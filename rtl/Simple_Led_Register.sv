==> flow/design.v <==
module Simple_Led_Register #(
    parameter AXI_ADDR_WIDTH = 32,
    parameter AXI_DATA_WIDTH = 32
)(
    input  logic                        s_axi_aclk,
    input  logic                        s_axi_aresetn,
    input  logic [AXI_ADDR_WIDTH-1:0]  s_axi_awaddr,
    input  logic [2:0]                  s_axi_awprot,
    input  logic                        s_axi_awvalid,
    output logic                        s_axi_awready,
    input  logic [AXI_DATA_WIDTH-1:0]  s_axi_wdata,
    input  logic [AXI_DATA_WIDTH/8-1:0] s_axi_wstrb,
    input  logic                        s_axi_wvalid,
    output logic                        s_axi_wready,
    output logic [1:0]                  s_axi_bresp,
    output logic                        s_axi_bvalid,
    input  logic                        s_axi_bready,
    input  logic [AXI_ADDR_WIDTH-1:0]  s_axi_araddr,
    input  logic [2:0]                  s_axi_arprot,
    input  logic                        s_axi_arvalid,
    output logic                        s_axi_arready,
    output logic [AXI_DATA_WIDTH-1:0]  s_axi_rdata,
    output logic [1:0]                  s_axi_rresp,
    output logic                        s_axi_rvalid,
    input  logic                        s_axi_rready,
    output logic [3:0]                  led_out
);
    logic [3:0] led_reg;
    typedef enum logic [1:0] {
        W_IDLE,
        W_ACTIVE,
        W_RESP
    } write_state_t;
    write_state_t write_state;
    typedef enum logic [1:0] {
        R_IDLE,
        R_ACTIVE
    } read_state_t;
    read_state_t read_state;
    always_ff @(posedge s_axi_aclk or negedge s_axi_aresetn) begin
        if (!s_axi_aresetn) begin
            write_state <= W_IDLE;
            s_axi_awready <= 1'b0;
            s_axi_wready <= 1'b0;
            s_axi_bvalid <= 1'b0;
            s_axi_bresp <= 2'b00;
            led_reg <= 4'h0;
        end else begin
            case (write_state)
                W_IDLE: begin
                    s_axi_bvalid <= 1'b0;
                    if (s_axi_awvalid && s_axi_wvalid) begin
                        s_axi_awready <= 1'b1;
                        s_axi_wready <= 1'b1;
                        write_state <= W_ACTIVE;
                    end
                end
                W_ACTIVE: begin
                    s_axi_awready <= 1'b0;
                    s_axi_wready <= 1'b0;
                    if (s_axi_awaddr[3:0] == 4'h0) begin
                        if (s_axi_wstrb[0]) begin
                            led_reg <= s_axi_wdata[3:0];
                        end
                        s_axi_bresp <= 2'b00;  
                    end else begin
                        s_axi_bresp <= 2'b10;  
                    end
                    s_axi_bvalid <= 1'b1;
                    write_state <= W_RESP;
                end
                W_RESP: begin
                    if (s_axi_bready) begin
                        s_axi_bvalid <= 1'b0;
                        write_state <= W_IDLE;
                    end
                end
                default: write_state <= W_IDLE;
            endcase
        end
    end
    always_ff @(posedge s_axi_aclk or negedge s_axi_aresetn) begin
        if (!s_axi_aresetn) begin
            read_state <= R_IDLE;
            s_axi_arready <= 1'b0;
            s_axi_rvalid <= 1'b0;
            s_axi_rdata <= 32'h00000000;
            s_axi_rresp <= 2'b00;
        end else begin
            case (read_state)
                R_IDLE: begin
                    if (s_axi_arvalid) begin
                        s_axi_arready <= 1'b1;
                        read_state <= R_ACTIVE;
                    end
                end
                R_ACTIVE: begin
                    s_axi_arready <= 1'b0;
                    if (s_axi_araddr[3:0] == 4'h0) begin
                        s_axi_rdata <= {28'h0000000, led_reg};  
                        s_axi_rresp <= 2'b00;  
                    end else begin
                        s_axi_rdata <= 32'h00000000;
                        s_axi_rresp <= 2'b10;  
                    end
                    s_axi_rvalid <= 1'b1;
                    if (s_axi_rready) begin
                        s_axi_rvalid <= 1'b0;
                        read_state <= R_IDLE;
                    end
                end
                default: read_state <= R_IDLE;
            endcase
        end
    end
    assign led_out = led_reg;
endmodule
Step by step through the tools: Simple_Led_Register
Tool output for the design above, in the order of the flow.
Line numbers count from 1 in the design file above.
Cell names lack the library's common part.
A cell with - has no value.
Set-up
  top module: Simple_Led_Register
  clock port: s_axi_aclk
  cell library: sky130hd
  corner: tt_025C_1v80

Elaborated design
Source: Yosys, flattened and elaborated, memories not mapped. Widths are those after wreduce. Registers that Yosys merges into a memory's read port (data or address) are not register bits. Print and check cells do not count. Equal cells are merged and count once.
Word-level totals
  bits of input ports: 113
  elaborated cells: 47
  register bits: 48
Operators by class
  multiplexer cells: 16
  reductions and logical operators: 14
  eq/ne operators: 7
Operator list (count)
  2-to-1 mux 2 bit: 6
  AND reduction 2 bit: 5
  != test 2 bit with constant B: 4
  logical NOT 4 bit: 2
  parallel mux 2 bit (select 3 bit): 1
  equality test 2 x 1 -> 1 bit with constant B: 2
  logical NOT 2 bit: 2
  nonzero test 2 bit: 2
  parallel mux 2 bit (select 2 bit): 1
  2-to-1 mux 4 bit: 1
  parallel mux 1 bit (select 2 bit): 2
  2-to-1 mux 1 bit: 4
  AND reduction 3 bit: 1
  nonzero test 3 bit: 1
  parallel mux 1 bit (select 3 bit): 1
  equality test 2 bit with constant B: 1
  logical AND 1 bit: 1

Longest topological paths
Depth = most cells in a row (Yosys ltp): at word level without a register or memory, in the mapped netlist without a sequential cell, where the memories' decode and read muxes count.
Logic depth
  depth in word-level cells: 3
  ABC_AREA: 0
  gate-level depth with buffers: 4

After synthesis
Yosys stat after the flow's synthesis: flattened, memories mapped to cells. It holds for the ABC_AREA given above (unset counts as 0); a run with the other value may have another netlist.
The area totals of this step are shown rounded.
Cell types
  dfrtp_1: count 17, total area 425.408 um^2
  buf_4: count 31, total area 232.723 um^2
  mux2_4: count 4, total area 60.058 um^2
  dfstp_2: count 2, total area 52.55 um^2
  a22o_1: count 5, total area 43.792 um^2
  inv_1: count 6, total area 22.522 um^2
  nand2_1: count 6, total area 22.522 um^2
  o21ai_0: count 4, total area 20.019 um^2
  a21oi_1: count 3, total area 15.014 um^2
  nor2_1: count 4, total area 15.014 um^2
  nor4_2: count 1, total area 12.512 um^2
  buf_6: count 1, total area 11.261 um^2
  nor2_4: count 1, total area 11.261 um^2
  or4_4: count 1, total area 11.261 um^2
  mux2i_1: count 1, total area 10.01 um^2
  o221ai_1: count 1, total area 8.758 um^2
  o2bb2ai_1: count 1, total area 8.758 um^2
  nand3b_1: count 1, total area 7.507 um^2
Not listed: further types 3, cells in them 3.
Synthesis totals
  mapped cells: 93
  flip-flops: 19
  buffers: 32
  mapped area: 1007 um^2

Worst setup path after synthesis
Path of least setup slack by OpenSTA after synthesis, without wires, with an ideal clock, recovery checks aside; 20% of the period is set as input and as output delay. Where synthesis merged equal registers, the netlist keeps one of their names.
Path after synthesis
  path type: input to register
  start: in s_axi_awaddr[1]
  end: reg led_reg[0]
  buffers on the path: 1
  slack: -0.006 ns
  delay of the path: 0.982 ns
  data required time: 1.095 ns
  launch time at the first pin: 0.244 ns
  period: 1.22 ns
  data arrival time: 1.101 ns
  stages on the path: 4
  synthesis period reached: 1.226 ns
"delay of the path" is the arrival time less input delay plus setup time.
"stages on the path": output pins that drive a net of the path, with the launching flip-flop's if there is one; two outputs of one cell count as two.
"synthesis period reached" = period - worst setup slack (recovery checks aside). The figure is calculated, with input and output delays left at 20% of the set period.
Between the ends stands the longest chain of elaborated cells between them, by number of cells; it is not shown to be the way that was timed. Of several equally long chains one is given.
Each line given opens the expression or statement behind the cell; cells for indexed reads and writes are added by Yosys, which also makes memories of some case tables.
Between the ends, after synthesis
  path through: nor4_2 and3_1 buf_6 mux2_4
  length of the longest elaborated chain: 2
Ends and longest elaborated chain, after synthesis
  from (decl): RTL line 7  | input  logic [AXI_ADDR_WIDTH-1:0]  s_axi_awaddr,
  logical NOT 4 bit: RTL line 61  | if (s_axi_awaddr[3:0] == 4'h0) begin
  AND reduction 3 bit
  to (assign): RTL line 47  | led_reg <= 4'h0;
  to (assign): RTL line 63  | led_reg <= s_axi_wdata[3:0];
  to (decl): RTL line 28  | logic [3:0] led_reg;

Path in the finished layout
Path of least setup slack in the final report of stored run 2 (OpenROAD, finished layout, wires in). Where an end is a register, its clock arrival counts in the times.
Path post-layout
  path type: register to output
  start: reg s_axi_bvalid
  end: out s_axi_bvalid
  data required time: 1.14 ns
  slack: 0.13 ns
  data arrival time: 1.01 ns
  external output delay: 0.28 ns
  stages on the path: 2
  buffers on the path: 1
  period: 1.42 ns
  launch time at the first pin: 0.29 ns
At most two assigning lines are given for a register; there are more.
Between the ends, post-layout
  path through: dfrtp_1 dlygate4sd2_1
  length of the longest elaborated chain: 0
Ends and longest elaborated chain, post-layout
  from (decl): RTL line 16  | output logic                        s_axi_bvalid,
  from (assign): RTL line 45  | s_axi_bvalid <= 1'b0;
  from (assign): RTL line 51  | s_axi_bvalid <= 1'b0;
  to (decl): RTL line 16

Flow measurements of Simple_Led_Register on sky130hd: 2 stored runs with different settings, listed in no order. Input and output delays are each 20% of the period that was set; the output load is 0.01 pF.
"achieved clock period" means the clock period less the worst setup slack. The figure is calculated, with input and output delays left at 20% of the set period.
By "worst setup path time" is meant the share of the clock period that the worst setup path is allowed (20% is reserved at inputs, 20% at outputs), minus its slack. Clock arrival times at its registers enter into it.
"power": no workload was simulated; the value follows from the tool's default switching activity.
The measured numbers are rounded.

Stored run 1
==> flow/run.sh <==
#!/bin/bash
# the make line also repeats the synthesis and layout settings of config.mk as NAME=value (left out here)
make -C /OpenROAD-flow-scripts/flow DESIGN_CONFIG=/design/flow/config.mk WORK_HOME=/design/flow/orfs CLKGATE_MAP_FILE= finish
==> flow/config.mk <==
export PLATFORM = sky130hd
export DESIGN_NAME = Simple_Led_Register
export DESIGN_NICKNAME = Simple_Led_Register
export VERILOG_FILES = /design/flow/design.v
export SDC_FILE = /design/flow/constraint.sdc
export NUM_CORES = 4
export LEC_CHECK = 0
export ABC_AREA = 0
export CAP_MARGIN = 40
export CELL_PAD_IN_SITES_GLOBAL_PLACEMENT = 3
export CORE_MARGIN = 9
export CORE_UTILIZATION = 36
export GPL_TIMING_DRIVEN = 0
export PLACE_DENSITY_LB_ADDON = 0.29
export SETUP_SLACK_MARGIN = 0.01
export SLEW_MARGIN = 20
==> flow/constraint.sdc <==
create_clock -name core_clock -period 1.18 [get_ports {s_axi_aclk}]
set_input_delay 0.2360 -clock core_clock [delete_from_list [all_inputs] [get_ports {s_axi_aclk}]]
set_output_delay 0.2360 -clock core_clock [all_outputs]
set_load 0.01 [all_outputs]

==> results of stored run 1 <==
did not finish, placement stopped with FLW-0024

Stored run 2
==> flow/run.sh <==
#!/bin/bash
# the make line also repeats the synthesis and layout settings of config.mk as NAME=value (left out here)
make -C /OpenROAD-flow-scripts/flow DESIGN_CONFIG=/design/flow/config.mk WORK_HOME=/design/flow/orfs CLKGATE_MAP_FILE= finish
==> flow/config.mk <==
export PLATFORM = sky130hd
export DESIGN_NAME = Simple_Led_Register
export DESIGN_NICKNAME = Simple_Led_Register
export VERILOG_FILES = /design/flow/design.v
export SDC_FILE = /design/flow/constraint.sdc
export NUM_CORES = 4
export LEC_CHECK = 0
export CAP_MARGIN = 20
export CORE_MARGIN = 2
export CORE_UTILIZATION = 40
export SETUP_SLACK_MARGIN = 0.07
export SLEW_MARGIN = 20
==> flow/constraint.sdc <==
create_clock -name core_clock -period 1.42 [get_ports {s_axi_aclk}]
set_input_delay 0.2840 -clock core_clock [delete_from_list [all_inputs] [get_ports {s_axi_aclk}]]
set_output_delay 0.2840 -clock core_clock [all_outputs]
set_load 0.01 [all_outputs]

==> results of stored run 2 <==
chip area after synthesis (Yosys): 1007 um^2
die area: 2935 um^2
standard-cell area of the final layout: 1290 um^2
utilization: 0.53
worst setup slack after layout: 0.131 ns
total negative slack: 0.000 ns
power: 0.001377 W
achieved clock period: 1.289 ns
worst setup path time: 1.01 ns
worst setup path kind: register to output
